==> flow/design.v <==
module jtag_fsm
    #(
    parameter DATA_INSTRUCTION = 6,
    parameter DATA_FIFO = 8,
    parameter FIFO_DEPTH = 16
    )
    (
    input logic clk,
    input logic rst,
    output logic op,
    output logic work,
    input logic busy,
    output logic [7:0] len,
    output logic end_op,
    output logic conf_op,
    output logic [(DATA_INSTRUCTION-1):0] wdata_instruction,
    output logic wr_instruction,
    input logic full_instruction,
    input logic [($clog2(FIFO_DEPTH) - 1):0] usedw_instruction,
    output logic [(DATA_FIFO-1):0] wdata_data,
    output logic wr_data,
    input logic full_data,
    input logic [($clog2(FIFO_DEPTH) - 1):0] usedw_data
    );
typedef enum logic [3:0] {ST_IDLE, ST_WR_INSTRUCTION, 
ST_WR_DATA, ST_DELAY, ST_ID} state_type;
localparam ID_INSTRUCTION = 6'b100100;
localparam CFG_IN_INSTRUCTION = 6'b101000;
localparam JSTART_INSTRUCTION = 6'b001100;
state_type state;
logic [5:0] index;
logic [3:0] initial_index;
always_ff @(posedge clk) begin
    if (rst) begin
        index <= 0;
        wr_data <= 0; 
        wr_instruction <= 0;
        state <= ST_IDLE;
        op <=0;
        work <=0;
        initial_index <= 0;
        end_op <= 0;
        conf_op <= 0;
    end 
    else begin
        case (state)
            ST_IDLE : begin
                work <= 0;
                wr_data <= 0; 
                wr_instruction <= 0;
                index <=0;
                if ((initial_index == 0) && (busy == 0)) begin
                    state <= ST_WR_INSTRUCTION;
                    initial_index <= initial_index + 1;
                end
                if ((initial_index == 1) && (busy == 0)) begin
                    state <= ST_ID;
                    initial_index <= initial_index + 1;
                end
                if ((initial_index == 2) && (busy == 0)) begin
                    state <= ST_WR_INSTRUCTION;
                    initial_index <= initial_index + 1;
                end
                if ((initial_index == 3) && (busy == 0)) begin
                    state <= ST_WR_DATA;
                    initial_index <= initial_index + 1;
                end
                if ((initial_index == 4) && (busy == 0)) begin
                    state <= ST_WR_INSTRUCTION;
                    initial_index <= initial_index + 1;
                end
                if ((initial_index == 5) && (busy == 0)) begin
                    end_op <= 1;
                    initial_index <= initial_index + 1;
                end
                if ((initial_index == 6) && (busy == 0)) begin
                    end_op <= 0;
                    initial_index <= initial_index + 1;
                end
            end
            ST_WR_INSTRUCTION : begin  
                if (index == 1) begin
                    wr_instruction <= 0;
                    work <= 1;
                    op <= 0;
                    state <= ST_DELAY;
                end 
                else if (index == 0) begin
                    wr_instruction <= 1;
                    index <= index + 1;
                    case (initial_index)
                        1: wdata_instruction <= ID_INSTRUCTION;
                        3: wdata_instruction <= CFG_IN_INSTRUCTION; 
                        5: wdata_instruction <= JSTART_INSTRUCTION; 
                        default : wdata_instruction = 0;
                    endcase
                end
            end
            ST_ID : begin  
                if (index == 4) begin
                    wr_data <= 0;
                    work <= 1;
                    op <= 1;
                    len <= 32;
                    state <= ST_DELAY;
                    conf_op <= 0;
                end
                else if (index == 3) begin
                    wr_data <= 1;
                    wdata_data <= 0; 
                    index <= index + 1; 
                end
                else if (index == 2) begin
                    wr_data <= 1;
                    wdata_data <= 0; 
                    index <= index + 1;
                end
                else if (index == 1) begin
                    wr_data <= 1;
                    wdata_data <= 0; 
                    index <= index + 1;
                end
                else if (index == 0) begin
                    wr_data <= 1;
                    wdata_data <= 0; 
                    index <= index + 1;
                end
            end
            ST_WR_DATA : begin  
                    work <= 1;
                    op <= 1;
                    len <= 16;
                    state <= ST_DELAY;
                    conf_op <= 1;
            end
            ST_DELAY : begin
                state <= ST_IDLE;
            end
            default : begin 
                state <= ST_IDLE;
            end
         endcase
    end
end
endmodule
Tool chain data of jtag_fsm
Tool output for the design above, in the order of the flow. Lines are those of the file above, counted from 1. Operators: Yosys type, input widths -> output width; for muxes data width and select width s. Cell names lack the library's common part. A cell with - has no value.

Design top: jtag_fsm. Clock: clk. Library: sky130hd. Corner: tt_025C_1v80.

Word-level counts
Counts by Yosys on the flattened word-level netlist (proc, flatten, opt, wreduce; memories kept). Register bits leave out memories and registers merged into their read ports (data or address). Print and check cells are left out. Cells with the same type and inputs are merged into one.

Register bits after elaboration: 34. The figure for input bits is 13.

The entry for add/subtract/negate cells reads 2. For equality and inequality tests the number is 20. For muxes and demuxes the number is 42. Bitwise operators: 3. Reductions and logical operators: 29.

Operator list (count): $mux 4 (14); $pmux 6 s3 (2); $mux 6 (6); $eq 4x3->1 const B (4); $pmux 8 s2 (1); $pmux 4 s4 (1); $reduce_and 3->1 (5); $eq 4x2->1 const B (3); $eq 6x2->1 const B (2); $ne 6x6->1 const B (2); $mux 1 (12); $reduce_and 2->1 (5); $ne 2x2->1 const B (4); $reduce_bool 2->1 (4); $eq 4x1->1 const B (2); $logic_not 4->1 (2); $mux 8 (1); $logic_and 1x1->1 (7); $reduce_bool 7->1 (1); $reduce_bool 3->1 (2); $add 6x1->6 const B (1); $eq 6x1->1 const B (1); $eq 6x3->1 const B (1); $logic_not 6->1 (1); $pmux 1 s2 (3); $add 4x1->4 const B (1); $reduce_and 4->1 (1); $reduce_bool 4->1 (1).

Not listed: further kinds 4, cells in them 6.

Logic depth
Longest topological path by Yosys (ltp), each cell counted once; first at word level (registers and memories cut), then after technology mapping (sequential cells cut; the memories' decode and read muxes count).

The entry for depth after elaboration reads 9. ABC_AREA: 0. The entry for mapped depth reads 6. The entry for depth with buffers taken out reads 6.

Mapped cells and area
The flow's flattened synthesis, as Yosys stat reports it; memories are mapped. The netlist is that of the ABC_AREA named above (0 if unset); the other value can give another one. Totals and module areas in this step are rounded.

The entry for cell count reads 148. Chip area (Yosys): 1400 um2. The figure for sequential area is 570 um2. Flip-flops: 26.

Cells by type (count): dfxtp_1 (21); edfxtp_1 (5); buf_4 (17); ha_1 (8); a21oi_1 (9); nor2_1 (12); a31oi_1 (5); inv_1 (7); and2_1 (4); o21ai_0 (5); nor3_1 (4); clkbuf_1 (5); nand4b_1 (2); nand2_1 (4); nor3b_1 (2); nor4b_2 (1); o21a_1 (2); nand2b_1 (2).

Not listed: further types 31, cells in them 33.

Timing after synthesis
OpenSTA on the mapped netlist: ideal clock, no wires. The path of least setup slack (recovery checks aside). Input and output delay are each 20% of the period. Register names are those of the netlist, which keeps one name where synthesis merged equal registers.

Kind: reg2reg. From: register index[0]. To: register op. Clock period: 2.16 ns. Time at the first pin: 0.000 ns. The entry for arrival reads 1.811 ns. The figure for setup slack is 0.231 ns. The entry for delay of the path reads 1.928 ns. Driving pins on the path: 7. Path buffers: 0. The figure for synthesis period reached is 1.929 ns.

"delay of the path" = arrival - input delay + setup time. "driving pins on the path" counts driving pins, that of a launching flip-flop among them; a cell with two outputs on the path counts twice. "synthesis period reached" is the clock period less the worst setup slack; recovery checks do not enter. This is arithmetic on one report: input and output delays are still those of the set period (20% each). Between the ends stands the longest chain of elaborated cells between them, by number of cells; it is not shown to be the way that was timed. Of several equally long chains one is given. Each line given opens the expression or statement behind the cell; cells for indexed reads and writes are added by Yosys, which also makes memories of some case tables. At most two assigning lines are given for a register; there are more.

Cells stage by stage: dfxtp_1 > inv_1 > ha_1 > or3b_2 > o21ai_0 > o311ai_0 > a32o_1. For length of the longest elaborated chain the number is 3.

RTL lines, path post-synthesis: start, declared (line 31) `logic [5:0] index;`; start, assigned (line 90) `index <= index + 1;`; start, assigned (line 111) `index <= index + 1;`; $eq 6x3->1 (line 100) `if (index == 4) begin`; $mux 1 (line 100); $pmux 1 s3 (line 46) `case (state)`; end, assigned (line 39) `op <=0;`; end, assigned (line 85) `op <= 0;`; end, declared (line 10) `output logic op,`.

Worst path after layout
From the final timing report of record 1: the path of least setup slack in the routed layout; clock arrival at registers is part of the times.

Kind: reg2reg. From: register index[0]. To: register len[4]. Clock period: 2.17 ns. Time at the first pin: 0.33 ns. The entry for arrival reads 2.05 ns. The figure for setup slack is 0.14 ns. Driving pins on the path: 6. Path buffers: 0.

Between the ends stands the longest chain of elaborated cells between them, by number of cells; it is not shown to be the way that was timed. Of several equally long chains one is given. At most two assigning lines are given for a register; there are more. Only ways into the end's enable, where the timed path ends, are counted here.

Cells stage by stage: dfxtp_1 > inv_1 > ha_1 > nor3b_1 > nand4b_1 > a21oi_1. For length of the longest elaborated chain the number is 3.

RTL lines, path after layout: start, declared (line 31) `logic [5:0] index;`; start, assigned (line 90) `index <= index + 1;`; start, assigned (line 111) `index <= index + 1;`; $eq 6x3->1 (line 100) `if (index == 4) begin`; $ne 2x2->1; $reduce_and 3->1; end, assigned (line 104) `len <= 32;`; end, assigned (line 132) `len <= 16;`; end, declared (line 13) `output logic [7:0] len,`.

Hand-over note for jtag_fsm

Flow measurements of jtag_fsm on sky130hd: 2 stored runs with different settings, listed in no order. Input and output delays are each 20% of the period that was set; the output load is 0.01 pF. "period reached" = clock period - worst setup slack. The figure is calculated, with input and output delays left at 20% of the set period. "allowed time less slack (worst setup path)" = time allowed to the worst setup path (clock period - input delay - output delay, where it has them) - its slack; a late launch clock adds to it, a late capture clock takes from it. "total power after layout": no workload was simulated; the value follows from the tool's default switching activity. Measured values are rounded.

Record 1 has these settings: period_ns 2.17; CORE_UTILIZATION 69; CAP_MARGIN 20; CORE_MARGIN 2; SLEW_MARGIN 20. The worst hold slack in the final report comes to 0.45 ns. The allowed time less slack (worst setup path) reads 2.03 ns. Type of the worst setup path: reg2reg. For the standard-cell area after layout the run shows 1500 um2. The final design utilization stands at 0.8. The period reached stands at 2.031 ns. The die footprint reads 2400 um2. The measured total power after layout is 1200 µW. The cell area after synthesis stands at 1400 um2. For the worst slack on setup checks the run shows 0.14 ns. The measured total negative slack is 0.000 ns.

Record 2 has these settings: period_ns 3.82; CORE_UTILIZATION 55; SETUP_SLACK_MARGIN 0.25; PLACE_DENSITY 0.93; CORE_MARGIN 8; CELL_PAD_IN_SITES_GLOBAL_PLACEMENT 0; ABC_AREA 0; GPL_TIMING_DRIVEN 0; CTS_CLUSTER_DIAMETER 297; CAP_MARGIN 20; SLEW_MARGIN 5; MIN_ROUTING_LAYER met1; MAX_ROUTING_LAYER met5. The worst hold slack in the final report comes to 0.44 ns. The allowed time less slack (worst setup path) reads 2.25 ns. Type of the worst setup path: reg2reg. For the standard-cell area after layout the run shows 1600 um2. The final design utilization stands at 0.68. The period reached stands at 2.245 ns. The die footprint reads 4400 um2. The measured total power after layout is 720 µW. The cell area after synthesis stands at 1400 um2. For the worst slack on setup checks the run shows 1.6 ns. The measured total negative slack is 0.000 ns.

End of note.
