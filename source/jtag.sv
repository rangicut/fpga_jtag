==> flow/design.v <==
module jtag
    #(
    parameter DATA_INSTRUCTION = 6,
    parameter DATA_FIFO = 8,
    parameter FIFO_DEPTH = 16
    )
    (
    input logic clk,
    input logic rst,
    input logic op,  
    input logic end_op,
    input logic conf_op,
    input logic [7:0] len,
    input logic work,
    output logic busy,
    input logic tdo,
    output logic tdi,
    output logic tck,
    output logic tms,
    input logic  [(DATA_INSTRUCTION - 1):0] rdata_instruction,
    output logic rd_instruction,
    input logic empty_instruction,
    input logic  [(DATA_FIFO - 1):0] rdata_data,
    output logic rd_data,
    input logic empty_data
    );
typedef enum logic [3:0] {ST_IDLE, ST_TMS, ST_INSTRUCTION, ST_DATA, ST_DELAY, ST_RES, ST_END} state_type;
localparam CONFIG = 8'b10001110;
localparam FREQUENCY_DIVIDER = 1;
localparam DATA_TMS = 5;
localparam RESET_TAP = 5'b11111;
localparam END_TAP = 5'b00111;
localparam GO_SHIFT_IR = 5'b01100;
localparam GO_SHIFT_DR = 5'b00100;
localparam GO_EXIT = 5'b11000;
state_type state;
state_type state_reserved;
logic flag_exit;
logic enable_tck;
logic [3:0] count;
logic [7:0] count_transaction;
logic [(DATA_TMS - 1) :0] shift_tms;
logic [(DATA_FIFO - 1) :0] shift_instruction;
assign tms = shift_tms [(DATA_TMS - 1)];
assign tdi = shift_instruction [DATA_FIFO - 1];
always_ff @(posedge clk) begin
    if(rst) begin
        flag_exit <= 0;
        enable_tck <= 0;
        tck <= 0;
        count <= 0;
        count_transaction <= 0;
        shift_instruction <= 0;
        shift_tms <= RESET_TAP;
        state <= ST_RES;
        state_reserved <= ST_IDLE;
        rd_data <= 0; 
        rd_instruction <= 0; 
        busy <= 1;
    end 
    else begin
        case (state)
            ST_IDLE : begin
                flag_exit <= 0;
                enable_tck <= 0;
                tck <= 0;
                busy <= 0;
                count <= 0;
                count_transaction <= 0;
                shift_instruction <= 0;
                shift_tms <= 0;
                rd_data <= 0; 
                rd_instruction <= 0; 
                if (work == 1) begin
                    busy <= 1;
                    state <= ST_DELAY;
                    if (end_op == 1) begin
                        state_reserved <= ST_END;
                        shift_tms <= 0;
                    end
                    else begin
                        state_reserved <= ST_TMS;
                        if (op == 0) begin
                            shift_tms <= GO_SHIFT_IR;
                        end
                        else begin
                            shift_tms <= GO_SHIFT_DR;
                        end
                    end
                end 
            end
            ST_RES : begin
                tck <= 0;
                count <= 0;
                if (count_transaction == 0) begin
                    enable_tck <= 1;
                    state <= ST_DELAY;
                    state_reserved <= ST_RES;
                    count_transaction <= count_transaction + 1;
                end
                else if (count_transaction == DATA_TMS) begin
                    enable_tck <= 0;
                    state <= ST_DELAY;
                    state_reserved <= ST_IDLE;
                    shift_tms <= {shift_tms [(DATA_TMS - 2):0], 1'b0};
                end
                else begin
                    enable_tck <= 1;
                    state <= ST_DELAY;
                    state_reserved <= ST_RES;
                    count_transaction <= count_transaction + 1;
                    shift_tms <= {shift_tms [(DATA_TMS - 2):0], 1'b0};
                end
            end
            ST_END : begin
                tck <= 0;
                count <= 0;
                if (count_transaction == 0) begin
                    enable_tck <= 1;
                    state <= ST_DELAY;
                    state_reserved <= ST_END;
                    count_transaction <= count_transaction + 1;
                end
                else if (count_transaction == 18) begin
                    enable_tck <= 0;
                    state <= ST_DELAY;
                    state_reserved <= ST_IDLE;
                    shift_tms <= {shift_tms [(DATA_TMS - 2):0], 1'b0};
                end
                else if (count_transaction == 15) begin
                    enable_tck <= 1;
                    state <= ST_DELAY;
                    state_reserved <= ST_END;
                    shift_tms <= END_TAP;
                end
                else begin
                    enable_tck <= 1;
                    state <= ST_DELAY;
                    state_reserved <= ST_END;
                    count_transaction <= count_transaction + 1;
                    shift_tms <= {shift_tms [(DATA_TMS - 2):0], 1'b0};
                end
            end
            ST_INSTRUCTION : begin
                tck <= 0;
                count <= 0;
                rd_instruction <= 0; 
                if (count_transaction == 0) begin
                    enable_tck <= 1;
                    state <= ST_DELAY;
                    state_reserved <= ST_INSTRUCTION;
                    count_transaction <= count_transaction + 1;
                end
                else if (count_transaction == (DATA_INSTRUCTION - 1)) begin
                    state <= ST_DELAY;
                    state_reserved <= ST_TMS;
                    count_transaction <= 0;
                    flag_exit <= 1;
                    shift_tms <= GO_EXIT;
                    enable_tck <= 0;
                    shift_instruction <= {shift_instruction [(DATA_FIFO - 2):0], 1'b0};
                end
                else begin
                    enable_tck <= 1;
                    state <= ST_DELAY;
                    state_reserved <= ST_INSTRUCTION;
                    count_transaction <= count_transaction + 1;
                    shift_instruction <= {shift_instruction [(DATA_FIFO - 2):0], 1'b0};
                end
            end
            ST_DATA : begin
                tck <= 0;
                count <= 0;
                if (count_transaction == 0) begin
                    enable_tck <= 1;
                    state <= ST_DELAY;
                    state_reserved <= ST_DATA;
                    count_transaction <= count_transaction + 1;
                    rd_data <= 0;
                end
                else if (count_transaction == (len - 1)) begin
                    state <= ST_DELAY;
                    state_reserved <= ST_TMS;
                    count_transaction <= 0;
                    flag_exit <= 1;
                    shift_tms <= GO_EXIT;
                    enable_tck <= 0;
                    rd_data <= 0;
                    shift_instruction <= {shift_instruction [(DATA_FIFO - 2):0], 1'b0};
                end
                else if (((!count_transaction [0]) && (!count_transaction [1]) && (!count_transaction [2])) == 1) begin
                    state <= ST_DELAY;
                    state_reserved <= ST_DATA;
                    enable_tck <= 1;
                    count_transaction <= count_transaction + 1;
                    if (conf_op == 0) begin
                        rd_data <= 1;
                        shift_instruction [(DATA_FIFO - 1):0] <= rdata_data [(DATA_FIFO - 1):0];
                    end
                    else begin
                        shift_instruction [(DATA_FIFO - 1):0] <= CONFIG;
                    end
                end
                else begin
                    enable_tck <= 1;
                    rd_data <= 0;
                    state <= ST_DELAY;
                    state_reserved <= ST_DATA;
                    count_transaction <= count_transaction + 1;
                    shift_instruction <= {shift_instruction [(DATA_FIFO - 2):0], 1'b0};
                end
            end
            ST_TMS : begin
                tck <= 0;
                count <= 0;
                if (count_transaction == 0) begin
                    enable_tck <= 1;
                    state <= ST_DELAY;
                    state_reserved <= ST_TMS;
                    count_transaction <= count_transaction + 1;
                end
                else if (count_transaction == DATA_TMS) begin
                    if (op == 0) begin
                        flag_exit <= 0;
                        enable_tck <= 0;
                        state <= ST_DELAY;
                        count_transaction <= 0;
                        if (flag_exit == 1) begin
                            state_reserved <= ST_IDLE;
                        end 
                        else begin
                            state_reserved <= ST_INSTRUCTION;
                            rd_instruction <= 1; 
                            shift_instruction [(DATA_FIFO - 1):0] <= {rdata_instruction [(DATA_INSTRUCTION - 1):0], 2'b0};
                        end
                    end 
                    else begin
                        flag_exit <= 0;
                        enable_tck <= 0;
                        state <= ST_DELAY;
                        count_transaction <= 0;
                        if (flag_exit == 1) begin
                            state_reserved <= ST_IDLE;
                        end 
                        else begin
                            state_reserved <= ST_DATA;
                            if (conf_op == 0) begin
                                rd_data <= 1;
                                shift_instruction [(DATA_FIFO - 1):0] <= rdata_data [(DATA_FIFO - 1):0];
                            end
                            else begin
                                shift_instruction [(DATA_FIFO - 1):0] <= CONFIG;
                            end
                        end
                    end
                end
                else begin
                    enable_tck <= 1;
                    state <= ST_DELAY;
                    state_reserved <= ST_TMS;
                    count_transaction <= count_transaction + 1;
                    shift_tms <= {shift_tms [(DATA_TMS - 2):0], 1'b0};
                end
            end
            ST_DELAY : begin
                rd_data <= 0;
                rd_instruction <= 0;
                if (count < (FREQUENCY_DIVIDER - 1)) begin
                    count <= count + 1;
                end
                else if (count < (FREQUENCY_DIVIDER * 2 - 2)) begin
                    count <= count + 1;
                    if (enable_tck == 1) begin
                        tck <= 1;
                    end
                end
                else begin
                    state <= state_reserved;
                    if (enable_tck == 1) begin
                        tck <= 1;
                        enable_tck <= 0;
                    end
                end
            end
            default : begin 
                state <= ST_IDLE;
            end
        endcase
    end
end
endmodule
# From RTL to reports: jtag

The steps from the RTL of jtag to its reports follow in flow order.
Line numbers count from 1 in the design file above.
Operators: Yosys type, input widths -> output width; for muxes data width and select width s.
Library cell names are shortened.
A cell with n/a has no value.

Design top: jtag
Clock port: clk
Standard-cell library: sky130hd
Corner: tt_025C_1v80

# After elaboration

Source: Yosys, flattened and elaborated, memories not mapped. Widths are those after wreduce. Registers that Yosys merges into a memory's read port (data or address) are not register bits. Print and check cells do not count.

Flip-flop bits (word level): 39
Output and inout port bits: 6
Cells after elaboration: 165

Add/subtract/negate cells: 3
Order comparisons: 1
Equal/unequal tests: 30
Multiplexer cells: 89
Reductions and logical operators: 30

Operators with widths:

| cell                | number |
| $mux 8              | 19 |
| $mux 5              | 10 |
| $pmux 8 s5          | 1 |
| $ne 2x2->1 const B  | 16 |
| $eq 8x32->1         | 1 |
| $pmux 8 s4          | 1 |
| $pmux 5 s6          | 1 |
| $mux 1              | 28 |
| $mux 4              | 7 |
| $pmux 4 s6          | 1 |
| $mux 2              | 9 |
| $mux 3              | 5 |
| $eq 4x3->1 const B  | 3 |
| $pmux 4 s3          | 1 |
| $reduce_and 5->1    | 2 |
| $ne 3x3->1 const B  | 3 |
| $sub 8x1->9 const B | 1 |
| $reduce_and 9->1    | 1 |
| $reduce_and 2->1    | 4 |
| $eq 4x2->1 const B  | 2 |
| $add 8x1->8 const B | 1 |
| $eq 8x3->1 const B  | 1 |
| $eq 8x4->1 const B  | 1 |
| $eq 8x5->1 const B  | 1 |
| $logic_not 8->1     | 1 |
| $pmux 4 s2          | 1 |
| $reduce_and 7->1    | 1 |
| $reduce_bool 7->1   | 1 |

Other operator kinds: 22; their cells: 29.

# Depth

Longest topological path by Yosys (ltp), each cell counted once; first at word level (registers and memories cut), then after technology mapping (sequential cells cut; the memories' decode and read muxes count).

Depth after elaboration: 8
ABC_AREA: 0
Depth in mapped cells: 10
Depth with buffers taken out: 8

# Netlist

Yosys stat after the flow's synthesis: flattened, memories mapped to cells. It holds for the ABC_AREA given above (unset counts as 0); a run with the other value may have another netlist.
Totals and module areas in this step are rounded.

Cells in the netlist: 349
Cell area after synthesis: 2,680 um^2
Flip-flop cells: 33
Buffers: 23

Cells by type:

| type     | number | area in all (um^2) |
| dfxtp_1  | 33     | 660.634 |
| a21oi_1  | 24     | 120.115 |
| nor2_1   | 31     | 116.362 |
| nand2_1  | 29     | 108.854 |
| o21ai_0  | 21     | 105.101 |
| mux2i_1  | 9      | 90.086 |
| a21o_1   | 10     | 75.072 |
| nand2b_1 | 11     | 68.816 |
| a31oi_1  | 10     | 62.56 |
| ha_1     | 5      | 62.56 |
| nor3_1   | 12     | 60.058 |
| clkbuf_1 | 15     | 56.304 |
| a211oi_1 | 7      | 52.55 |
| xnor2_1  | 6      | 52.55 |
| xor2_1   | 6      | 52.55 |
| inv_1    | 12     | 45.043 |
| nand3_1  | 9      | 45.043 |
| nand3b_1 | 6      | 45.043 |

Not listed: further types 46, cells in them 93.

# Timing after synthesis

Path of least setup slack by OpenSTA after synthesis, without wires, with an ideal clock, recovery checks aside; 20% of the period is set as input and as output delay. Where synthesis merged equal registers, the netlist keeps one of their names.

Kind: reg-to-reg
Start point: register count_transaction[0]
End point: register shift_instruction[1]
Period: 2.13 ns
Setup time: 0.135 ns
Time at the first pin: 0.000 ns
Arrival time: 2.080 ns
Setup slack: -0.085 ns
Delay of the path: 2.215 ns
Driving pins on the path: 10
Buffers on the path: 2
Synthesis period reached: 2.215 ns

"delay of the path" is the arrival time less input delay plus setup time.
"driving pins on the path": output pins that drive a net of the path, with the launching flip-flop's if there is one; two outputs of one cell count as two.
"synthesis period reached" is the clock period less the worst setup slack; recovery checks do not enter. This is arithmetic on one report: input and output delays are still those of the set period (20% each).
The rows between start and end are the longest chain of elaborated cells between them; the timing report does not say that the signal goes this way. Where chains are equally long, one stands for them.
A line is the first line of the expression or statement that the cell stems from. Yosys adds cells for indexed reads and writes and turns some case tables into memories.
At most two assigning lines are given for a register; there are more.

Cells stage by stage: dfxtp_1 -> inv_1 -> ha_1 -> nor2b_1 -> a41o_1 -> or2_2 -> clkbuf_1 -> buf_2 -> a221oi_1 -> a211oi_1
Length of the longest elaborated chain: 8
Elaborated cells on any way between the ends: 19
Classes of those cells: eq/ne: 7; mux: 7; reduce/logical: 5

Ends and longest elaborated chain, after synthesis:

| element              | RTL line | RTL |
| start: declaration   | 41       | `logic [7:0] count_transaction;` |
| start: assignment    | 99       | `count_transaction <= count_transaction + 1;` |
| start: assignment    | 111      | `count_transaction <= count_transaction + 1;` |
| $logic_not 1->1      | 191      | `else if (((!count_transaction [0]) && (!count_transaction [1]) && (!count_transaction [2])) == 1) begin` |
| $logic_and 1x1->1 x2 | 191      |  |
| $eq 1x1->1           | 191      |  |
| $mux 8               | 191      |  |
| $mux 8               | 181      | `else if (count_transaction == (len - 1)) begin` |
| $mux 8               | 174      | `if (count_transaction == 0) begin` |
| $pmux 8 s4           | 62       | `case (state)` |
| end: assignment      | 161      | `shift_instruction <= {shift_instruction [(DATA_FIFO - 2):0], 1'b0};` |
| end: assignment      | 168      | `shift_instruction <= {shift_instruction [(DATA_FIFO - 2):0], 1'b0};` |
| end: declaration     | 43       | `logic [(DATA_FIFO - 1) :0] shift_instruction;` |

# Worst path after layout

From the final timing report of flow run 2: the path of least setup slack in the routed layout; clock arrival at registers is part of the times.

Kind: input-to-reg
Start point: input port len[3]
End point: register rd_data
Period: 2.67 ns
Setup time: 0.08 ns
Time at the first pin: 0.53 ns
Arrival time: 2.45 ns
Setup slack: 0.43 ns
Driving pins on the path: 8
Buffers on the path: 2

The rows between start and end are the longest chain of elaborated cells between them; the timing report does not say that the signal goes this way. Where chains are equally long, one stands for them.
At most two assigning lines are given for a register; there are more.

Cells stage by stage: clkdlybuf4s15_2 -> or4_4 -> nor3_4 -> a211oi_4 -> buf_4 -> a31oi_4 -> o211ai_1 -> a311oi_1
Length of the longest elaborated chain: 5
Elaborated cells on any way between the ends: 5
Source lines of those cells: 3
Classes of those cells: add/sub: 1; eq/ne: 1; mux: 3

Ends and longest elaborated chain, after layout:

| element            | RTL line | RTL |
| start: declaration | 13       | `input logic [7:0] len,` |
| $sub 8x1->9        | 181      | `else if (count_transaction == (len - 1)) begin` |
| $eq 8x32->1        | 181      |  |
| $mux 1             | 181      |  |
| $mux 1             | 174      | `if (count_transaction == 0) begin` |
| $pmux 1 s3         | 62       | `case (state)` |
| end: assignment    | 57       | `rd_data <= 0;` |
| end: assignment    | 72       | `rd_data <= 0;` |
| end: declaration   | 24       | `output logic rd_data,` |

Hand-over note for jtag

Stored flow runs of jtag (2 of them; Yosys, OpenROAD, sky130hd). They differ in their settings and are not a sequence. Constraints: input delay and output delay 20% of the set period each, output load 0.01 pF.
By "reached clock period" is meant the clock period of the run minus its worst setup slack. This is arithmetic on one report: input and output delays are still those of the set period (20% each).
"time of the worst setup path": the worst setup path's part of the clock period (all of it between registers, 20% less for each end at a port) less its slack. A launch clock that arrives late makes it longer, a capture clock that arrives late makes it shorter.
"total power of the final layout": no workload was simulated; the value follows from the tool's default switching activity.
The results are shown rounded.
Among the settings, -- means not set for that run.
Results: -- = not shown.

| item                                   | flow run 1 | flow run 2   |
| period_ns                              | 2.94       | 2.67         |
| CORE_UTILIZATION                       | 56         | 46           |
| PLACE_DENSITY                          | 0.66       | --           |
| CORE_ASPECT_RATIO                      | 0.58       | --           |
| CORE_MARGIN                            | 8          | 2            |
| CELL_PAD_IN_SITES_GLOBAL_PLACEMENT     | 2          | --           |
| TNS_END_PERCENT                        | 10         | 10           |
| CTS_CLUSTER_DIAMETER                   | 272        | 256          |
| MIN_ROUTING_LAYER                      | met2       | met1         |
| CAP_MARGIN                             | 20         | 20           |
| SLEW_MARGIN                            | 20         | 20           |
| SETUP_SLACK_MARGIN                     | --         | 0.41         |
| GPL_ROUTABILITY_DRIVEN                 | --         | 0            |
| CTS_CLUSTER_SIZE                       | --         | 83           |
| standard-cell area after layout (um^2) | --         | 3,480        |
| synthesis area (um^2)                  | --         | 2,680        |
| post-route worst hold slack (ns)       | --         | 0.463        |
| total power of the final layout (uW)   | --         | 1,360        |
| final setup TNS (ns)                   | --         | 0.000        |
| total die area (um^2)                  | --         | 6,450        |
| reached clock period (ns)              | --         | 2.236        |
| setup slack of the critical path (ns)  | --         | 0.434        |
| utilization                            | --         | 0.625        |
| time of the worst setup path (ns)      | --         | 1.70         |
| critical path type                     | --         | input-to-reg |

Flow run 1: stopped before the end: placement reported GPL-0301

End of note.
